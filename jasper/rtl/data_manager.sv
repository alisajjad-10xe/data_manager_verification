==> flow/design.v <==
module data_manager #(
    parameter int DEPTH      = 7,     
    parameter int DATA_WIDTH = 32      
)(
    input  logic                    clk,
    input  logic                    reset,
    output logic                    valid_o,
    input  logic                    ready_i,
    output logic [DATA_WIDTH-1:0]   data_o,
    output logic [$clog2(DEPTH)-1:0] data_id,
    input  logic                    abort_vld,
    input  logic [$clog2(DEPTH)-1:0] abort_id,
    input  logic [$clog2(DEPTH)-1:0] retire_ptr,
    input  logic [DATA_WIDTH-1:0]   abort_data
);
    localparam int PTR_W = $clog2(DEPTH);
    localparam int CNT_W = $clog2(DEPTH + 1);
    logic [DATA_WIDTH-1:0] internal_buffer [0:DEPTH-1];
    logic [PTR_W-1:0]  send_ptr;
    logic [PTR_W-1:0]  retire_ptr_q;
    logic [CNT_W-1:0]  outstanding_cnt;
    logic [DATA_WIDTH-1:0] current_data;
    logic             send_fire;
    logic [CNT_W-1:0] retire_diff;
    assign valid_o   = (outstanding_cnt < DEPTH);
    assign send_fire = valid_o && ready_i;
    assign data_o    = current_data;
    assign data_id   = send_ptr;
    function automatic logic [CNT_W-1:0] calc_distance(
        input logic [PTR_W-1:0] head, 
        input logic [PTR_W-1:0] tail
    );
        if (head >= tail) begin
            calc_distance = head - tail;
        end else begin
            calc_distance = (CNT_W'(head) + CNT_W'(DEPTH)) - CNT_W'(tail);
        end
    endfunction
    assign retire_diff = calc_distance(retire_ptr, retire_ptr_q);
    always_ff @(posedge clk) begin
        if (send_fire && !abort_vld) begin
            internal_buffer[send_ptr] <= current_data;
        end
    end
    always_ff @(posedge clk) begin
        if (reset) begin
            send_ptr        <= '0;
            retire_ptr_q    <= '0;
            outstanding_cnt <= '0;
            current_data    <= '0;
        end else begin
            retire_ptr_q <= retire_ptr;
            if (abort_vld) begin
                send_ptr        <= abort_id;
                current_data    <= abort_data;
                outstanding_cnt <= calc_distance(abort_id, retire_ptr);
            end else begin
                if (send_fire) begin
                    send_ptr     <= (send_ptr == PTR_W'(DEPTH - 1)) ? '0 : send_ptr + 1'b1;
                    current_data <= current_data + 1'b1;
                end
                outstanding_cnt <= outstanding_cnt + (send_fire ? 1'b1 : '0) - retire_diff;
            end
        end
    end
endmodule
# From RTL to reports: data_manager
# What the tools print for data_manager, step after step.
# Line numbers count from 1 in the design file above.
# Operators: Yosys type, input widths -> output width; for muxes data width and select width s.
# The mark -- stands for no value.
# setup
top,data_manager
clk_port,clk
cell_library,sky130hd
corner,tt_025C_1v80

# Elaborated design
# Source: Yosys, flattened and elaborated, memories not mapped. Widths are those after wreduce. Registers that Yosys merges into a memory's read port (data or address) are not register bits. Print and check cells do not count. Equal cells are merged and count once.
# bits
ff_bits,41
in_bits,42
out_inout_bits,36
wordCells,29
# op_classes
addsub,10
cmp,3
n_eq,1
n_mux,9
reduce_logical,2
# op_table
cell,count
$mux 32,2
$add 32x1->32 const B,1
$mux 3,6
$sub 3x3->3,5
$add 3x3->3 const B,2
$ge 3x3->1,2
$add 3x1->3,1
$add 3x1->3 const B,1
$lt 3x3->1 const B,1
$eq 3x3->1 const B,1
$reduce_bool 2->1,1
$logic_and 1x1->1,1
$mux 1,1

# Depth
# Yosys ltp: most cells in a row. Word level: on the elaborated netlist, between registers, memories and ports. Mapped: between sequential cells and ports; inverters and the memories' decode and read muxes count.
# logic_depth
ltp_word,6
ABC_AREA,0
mapped_depth,13
ltp_nobuf,13

# After synthesis
# Source: synth_stat.txt of the flow (Yosys; design flattened, memories mapped). It holds for the ABC_AREA given above (unset counts as 0); a run with the other value may have another netlist.
# Totals and module areas in this step are rounded.
# mapped
cells,313
area_um2,2641
flip_flops,41
# by_type
cell_type,count
sky130_fd_sc_hd__dfxtp_1,41
sky130_fd_sc_hd__xnor2_1,26
sky130_fd_sc_hd__o21a_1,21
sky130_fd_sc_hd__inv_1,41
sky130_fd_sc_hd__ha_1,12
sky130_fd_sc_hd__a21oi_1,25
sky130_fd_sc_hd__xor2_1,12
sky130_fd_sc_hd__fa_1,5
sky130_fd_sc_hd__mux2i_1,8
sky130_fd_sc_hd__nand4_1,12
sky130_fd_sc_hd__nand3_1,13
sky130_fd_sc_hd__nand2_1,14
sky130_fd_sc_hd__nor2_1,13
sky130_fd_sc_hd__a211oi_1,6
sky130_fd_sc_hd__and4_1,5
sky130_fd_sc_hd__nor2b_1,7
sky130_fd_sc_hd__and3_1,6
sky130_fd_sc_hd__nand4_2,3
# Other cell types: 18; their cells: 43.

# Timing after synthesis
# OpenSTA on the mapped netlist: ideal clock, no wires. The path of least setup slack (recovery checks aside). Input and output delay are each 20% of the period. Register names are those of the netlist, which keeps one name where synthesis merged equal registers.
# synth_timing
path_type,input to register
startpoint,in retire_ptr[0]
endpoint,reg outstanding_cnt[2]
tclk_ps,3230
input_delay_ps,646
setup_ps,124
launch_ps,646
arrival_time_ps,2789
required_ps,3106
slack_ps,318
path_delay_ps,2267
path_stages,13
n_path_buf,0
synth_period_reached_ps,2912
# "path_delay_ps" = arrival - input delay + setup time.
# "path_stages": output pins that drive a net of the path, with the launching flip-flop's if there is one; two outputs of one cell count as two.
# "synth_period_reached_ps" = period - worst setup slack (recovery checks aside). The figure is calculated, with input and output delays left at 20% of the set period.
# Between the ends stands the longest chain of elaborated cells between them, by number of cells; it is not shown to be the way that was timed. Of several equally long chains one is given.
# Each line given opens the expression or statement behind the cell; cells for indexed reads and writes are added by Yosys, which also makes memories of some case tables.
# At most two assigning lines are given for a register; there are more.
# synth_via
path_cell_list,sky130_fd_sc_hd__inv_1 sky130_fd_sc_hd__ha_1 sky130_fd_sc_hd__nor2b_1 sky130_fd_sc_hd__o21ai_1 sky130_fd_sc_hd__xor2_1 sky130_fd_sc_hd__ha_1 sky130_fd_sc_hd__inv_1 sky130_fd_sc_hd__ha_1 sky130_fd_sc_hd__fa_1 sky130_fd_sc_hd__xnor2_1 sky130_fd_sc_hd__xnor2_1 sky130_fd_sc_hd__xnor2_1 sky130_fd_sc_hd__o22ai_1
elab_chain_len,5
cone_cells,11
cone_lines,5
# synth_lines
element,line,source
from (decl),13,"input  logic [$clog2(DEPTH)-1:0] retire_ptr,"
$add 3x3->3,36,calc_distance = (CNT_W'(head) + CNT_W'(DEPTH)) - CNT_W'(tail);
$sub 3x3->3,36,
$mux 3,33,if (head >= tail) begin
$sub 3x3->3,62,outstanding_cnt <= outstanding_cnt + (send_fire ? 1'b1 : '0) - retire_diff;
$mux 3,53,if (abort_vld) begin
to (assign),56,"outstanding_cnt <= calc_distance(abort_id, retire_ptr);"
to (assign),62,
to (decl),21,logic [CNT_W-1:0]  outstanding_cnt;

# Path in the finished layout
# From the final timing report of entry A: the path of least setup slack in the routed layout; clock arrival at registers is part of the times.
# The report prints the path's times to 10 ps; the period is as set.
# layout_timing
path_type,input to register
startpoint,in retire_ptr[2]
endpoint,reg outstanding_cnt[2]
tclk_ps,2790
input_delay_ps,560
setup_ps,110
launch_ps,560
arrival_time_ps,2830
required_ps,2970
slack_ps,140
path_stages,13
n_path_buf,2
# Between the ends stands the longest chain of elaborated cells between them, by number of cells; it is not shown to be the way that was timed. Of several equally long chains one is given.
# At most two assigning lines are given for a register; there are more.
# layout_via
path_cell_list,sky130_fd_sc_hd__clkdlybuf4s15_1 sky130_fd_sc_hd__ha_4 sky130_fd_sc_hd__a21oi_2 sky130_fd_sc_hd__o21ai_2 sky130_fd_sc_hd__buf_6 sky130_fd_sc_hd__nor2_1 sky130_fd_sc_hd__a21oi_2 sky130_fd_sc_hd__ha_1 sky130_fd_sc_hd__fa_2 sky130_fd_sc_hd__xnor2_2 sky130_fd_sc_hd__xnor2_1 sky130_fd_sc_hd__xnor2_1 sky130_fd_sc_hd__o22ai_1
elab_chain_len,5
cone_cells,11
cone_lines,5
# layout_lines
element,line,source
from (decl),13,"input  logic [$clog2(DEPTH)-1:0] retire_ptr,"
$add 3x3->3,36,calc_distance = (CNT_W'(head) + CNT_W'(DEPTH)) - CNT_W'(tail);
$sub 3x3->3,36,
$mux 3,33,if (head >= tail) begin
$sub 3x3->3,62,outstanding_cnt <= outstanding_cnt + (send_fire ? 1'b1 : '0) - retire_diff;
$mux 3,53,if (abort_vld) begin
to (assign),56,"outstanding_cnt <= calc_distance(abort_id, retire_ptr);"
to (assign),62,
to (decl),21,logic [CNT_W-1:0]  outstanding_cnt;

# Measured data: module data_manager, platform sky130hd, 2 stored runs of the flow under differing settings, order arbitrary. Input and output delays are each 20% of the period that was set; the output load is 0.01 pF.
# "worst_path_ps" means the part of the period allowed to the worst setup path (the constraints hold back 20% at inputs and 20% at outputs) less its slack; where the path has registers, the arrival times of their clocks count too.
# "power.total_mw" rests on the timing tool's default activity at the inputs, not on a simulated workload.
# "worst_path_ps" is given in steps of 10 ps.
# Results are given in rounded form.
# Settings: n/a = not set for that run.
run,period_ns,CORE_UTILIZATION,PLACE_DENSITY_LB_ADDON,CORE_MARGIN,CELL_PAD_IN_SITES_DETAIL_PLACEMENT,CTS_CLUSTER_SIZE,SLEW_MARGIN,CAP_MARGIN,SETUP_SLACK_MARGIN,PLACE_DENSITY,CORE_ASPECT_RATIO,TNS_END_PERCENT,GPL_TIMING_DRIVEN,MIN_ROUTING_LAYER,holdWs_ps,power.total_mw,ys_area_um2,dieArea_um2,finish.utilization_pct,worstSetupSlack_ps,worst_path_ps,worst_path_kind
entry A,2.79,34,0.23,2,1,92,10,20,n/a,n/a,n/a,n/a,n/a,n/a,588,1.638,2641,8490,48.9,139,2090,input to register
entry B,2.08,51,n/a,5,0,28,20,15,0.46,0.71,1.77,65,0,met1,417,2.190,2641,6777,76.8,-446,2530,register to register
